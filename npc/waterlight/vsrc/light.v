==> flow/design.v <==
module light(
	input clk,
	input rst,
	output reg [15:0] led
);
	reg [31:0] count;
	always @(posedge clk) begin
		if(rst) begin led <= 1; count <=0;end
		else begin
			if(count == 0) led <= {led[14:0],led[15]};
				count <= (count >=5000 ? 32'b0 : count+1);
		end
	end
endmodule
# --- Step by step through the tools: light ---
# Tool output for the design above, in the order of the flow.
# Lines are those of the file above, counted from 1.
# Library cell names are shortened.
design:
  design: "light"
  clock_port: "clk"
  library: "sky130hd"
  corner: "tt_025C_1v80"

# --- Word-level counts ---
# Yosys after proc, flatten, opt, wreduce and memory -nomap, before mapping. Enables and synchronous resets that opt folds into registers are not counted as muxes. Memory bits, and registers merged into a memory's read port (data or address), are not among the register bits. Print and check cells are not counted. Equal cells are merged and count once.
word_totals:
  register_bits: 48
  input_bits: 2
  word_cells: 6
op_classes:
  addsub: 1
  compare: 1
  reduce_logical: 2
op_table:
  columns: ["cell", "count"]
  rows:
  - ["32-bit by 1-bit adder with 32-bit output (second input constant)", 1]
  - ["32-bit by 13-bit >= comparator with 1-bit output (second input constant)", 1]
  - ["32-bit zero test", 1]
  - ["2-bit OR reduction", 1]

# --- Depth ---
# Depth = most cells in a row (Yosys ltp): at word level without a register or memory, in the mapped netlist without a sequential cell, where the memories' decode and read muxes count.
depth:
  depth_word: 2
  abc_area: 1
  mapped_depth: 9
  ltp_nobuf: 8

# --- Netlist ---
# Yosys stat after the flow's synthesis: flattened, memories mapped to cells. It holds for the ABC_AREA given above (unset counts as 0); a run with the other value may have another netlist.
# Totals and module areas in this step are rounded.
mapped:
  cells: 200
  yosys_area_um2: 1708
  flip_flops: 48
  buf_cells: 6
types:
  columns: ["cell_type", "count"]
  rows:
  - ["dfxtp_1", 48]
  - ["nand2_1", 40]
  - ["nor2_1", 28]
  - ["a21oi_1", 19]
  - ["o21ai_0", 18]
  - ["inv_1", 12]
  - ["xnor2_1", 4]
  - ["nor2_2", 5]
  - ["nand3_1", 6]
  - ["xor2_1", 3]
  - ["ha_1", 2]
  - ["nor2_8", 1]
  - ["buf_8", 1]
  - ["nand4_1", 2]
  - ["clkbuf_1", 3]
  - ["nand2_4", 1]
  - ["nand3_2", 1]
  - ["nor3_2", 1]
# Other cell types: 5; their cells: 5.

# --- Worst setup path after synthesis ---
# Source: OpenSTA report_checks on the synthesized netlist (no wires, ideal clock, input and output delay 20% of the period each), path of least setup slack; recovery checks are left aside. Register names are those of the netlist, which keeps one name where synthesis merged equal registers.
synth_path:
  kind: "reg-to-reg"
  start: "register count[0]"
  end: "register led[12]"
  clock_period_ns: 1.86
  setup_time_ns: 0.070
  t_first_pin_ns: 0.000
  arrival_ns: 1.260
  t_required_ns: 1.790
  setup_slack_ns: 0.530
  path_delay_ns: 1.330
  path_stages: 9
  n_path_buf: 1
  period_less_setup_slack_ns: 1.33
# "path_delay_ns" is the arrival time less input delay plus setup time.
# "path_stages": output pins that drive a net of the path, with the launching flip-flop's if there is one; two outputs of one cell count as two.
# "period_less_setup_slack_ns" = period - worst setup slack (recovery checks aside). The figure is calculated, with input and output delays left at 20% of the set period.
# The rows between start and end are the longest chain of elaborated cells between them; the timing report does not say that the signal goes this way. Where chains are equally long, one stands for them.
# Each line given opens the expression or statement behind the cell; cells for indexed reads and writes are added by Yosys, which also makes memories of some case tables.
synth_between:
  cell_sequence: "dfxtp_1 inv_1 ha_1 nand2_1 nor2_2 nand2_4 clkbuf_1 o21ai_0 a21oi_1"
  elab_chain_len: 1
synth_lines:
  columns: ["item", "line_no", "source"]
  rows:
  - ["from (decl)", 6, "reg [31:0] count;"]
  - ["from (assign)", 8, "if(rst) begin led <= 1; count <=0;end"]
  - ["from (assign)", 11, "count <= (count >=5000 ? 32'b0 : count+1);"]
  - ["32-bit zero test", 10, "if(count == 0) led <= {led[14:0],led[15]};"]
  - ["to (assign)", 8, null]
  - ["to (assign)", 10, null]
  - ["to (decl)", 4, "output reg [15:0] led"]

# --- Timing after layout ---
# Path of least setup slack in the final report of run 1 (OpenROAD, finished layout, wires in). Where an end is a register, its clock arrival counts in the times.
layout_path:
  kind: "reg-to-output"
  start: "register led[7]"
  end: "output led[7]"
  clock_period_ns: 2.31
  out_delay_ns: 0.46
  t_first_pin_ns: 0.29
  arrival_ns: 1.22
  t_required_ns: 1.85
  setup_slack_ns: 0.63
  path_stages: 2
  n_path_buf: 1
layout_between:
  cell_sequence: "dfxtp_1 clkdlybuf4s50_1"
  elab_chain_len: 0
layout_lines:
  columns: ["item", "line_no", "source"]
  rows:
  - ["from (decl)", 4, "output reg [15:0] led"]
  - ["from (assign)", 8, "if(rst) begin led <= 1; count <=0;end"]
  - ["from (assign)", 10, "if(count == 0) led <= {led[14:0],led[15]};"]
  - ["to (decl)", 4, null]

# Below are 2 stored runs of the flow (Yosys, OpenROAD; platform sky130hd) on light, each with its settings and what was measured, unordered. Constraints: input delay and output delay 20% of the set period each, output load 0.01 pF.
# "achieved_clock_period_ns": clock period set for the run, less the worst setup slack. It is reckoned from that one timing run; input and output delays stay at 20% of the period that was set.
# "worst_path_allowed_less_slack_ns" is the time allowed to the run's worst setup path (the clock period less input and output delay, where it has them) less its slack. Clock arrival times count: a late capture clock shortens it, a late launch clock lengthens it.
# By "totalPower_mw" is meant OpenSTA's value without simulated activity: inputs other than the clock are taken to toggle once in ten clock periods, and the tool carries that through the logic.
# Values from the reports are rounded here.
runs:
  - name: "run 1"
    settings:
      period_ns: 2.31
      CORE_UTILIZATION: 36
      PLACE_DENSITY: 0.46
      CORE_ASPECT_RATIO: 0.65
      CORE_MARGIN: 5
      TNS_END_PERCENT: 35
      ABC_AREA: 1
      GPL_ROUTABILITY_DRIVEN: 1
      CTS_CLUSTER_SIZE: 93
      CAP_MARGIN: 20
      SLEW_MARGIN: 20
    results:
      design_die_area_um2: 6254
      tns_setup_ns: 0.000
      achieved_clock_period_ns: 1.683
      totalPower_mw: 1.582
      layout_utilization_frac: 0.462
      fin_ws_ns: 0.627
      finalCellArea_um2: 2138
      ws_hold_ns: 0.482
      synthesis_area_um2: 1708
      worst_path_allowed_less_slack_ns: 1.22
      critical_path_kind: "reg-to-output"
  - name: "run 2"
    settings:
      period_ns: 1.25
      CORE_UTILIZATION: 58
      SETUP_SLACK_MARGIN: -0.01
      PLACE_DENSITY_LB_ADDON: 0.14
      CORE_ASPECT_RATIO: 0.66
      CORE_MARGIN: 8
      TNS_END_PERCENT: 80
      GPL_ROUTABILITY_DRIVEN: 1
      CTS_CLUSTER_SIZE: 41
      CAP_MARGIN: 20
      SLEW_MARGIN: 20
      MAX_ROUTING_LAYER: "met5"
    results:
      design_die_area_um2: 4874
      tns_setup_ns: -10.14
      achieved_clock_period_ns: 1.643
      totalPower_mw: 2.720
      layout_utilization_frac: 0.858
      fin_ws_ns: -0.393
      finalCellArea_um2: 2286
      ws_hold_ns: 0.501
      synthesis_area_um2: 1663
      worst_path_allowed_less_slack_ns: 1.64
      critical_path_kind: "reg-to-reg"
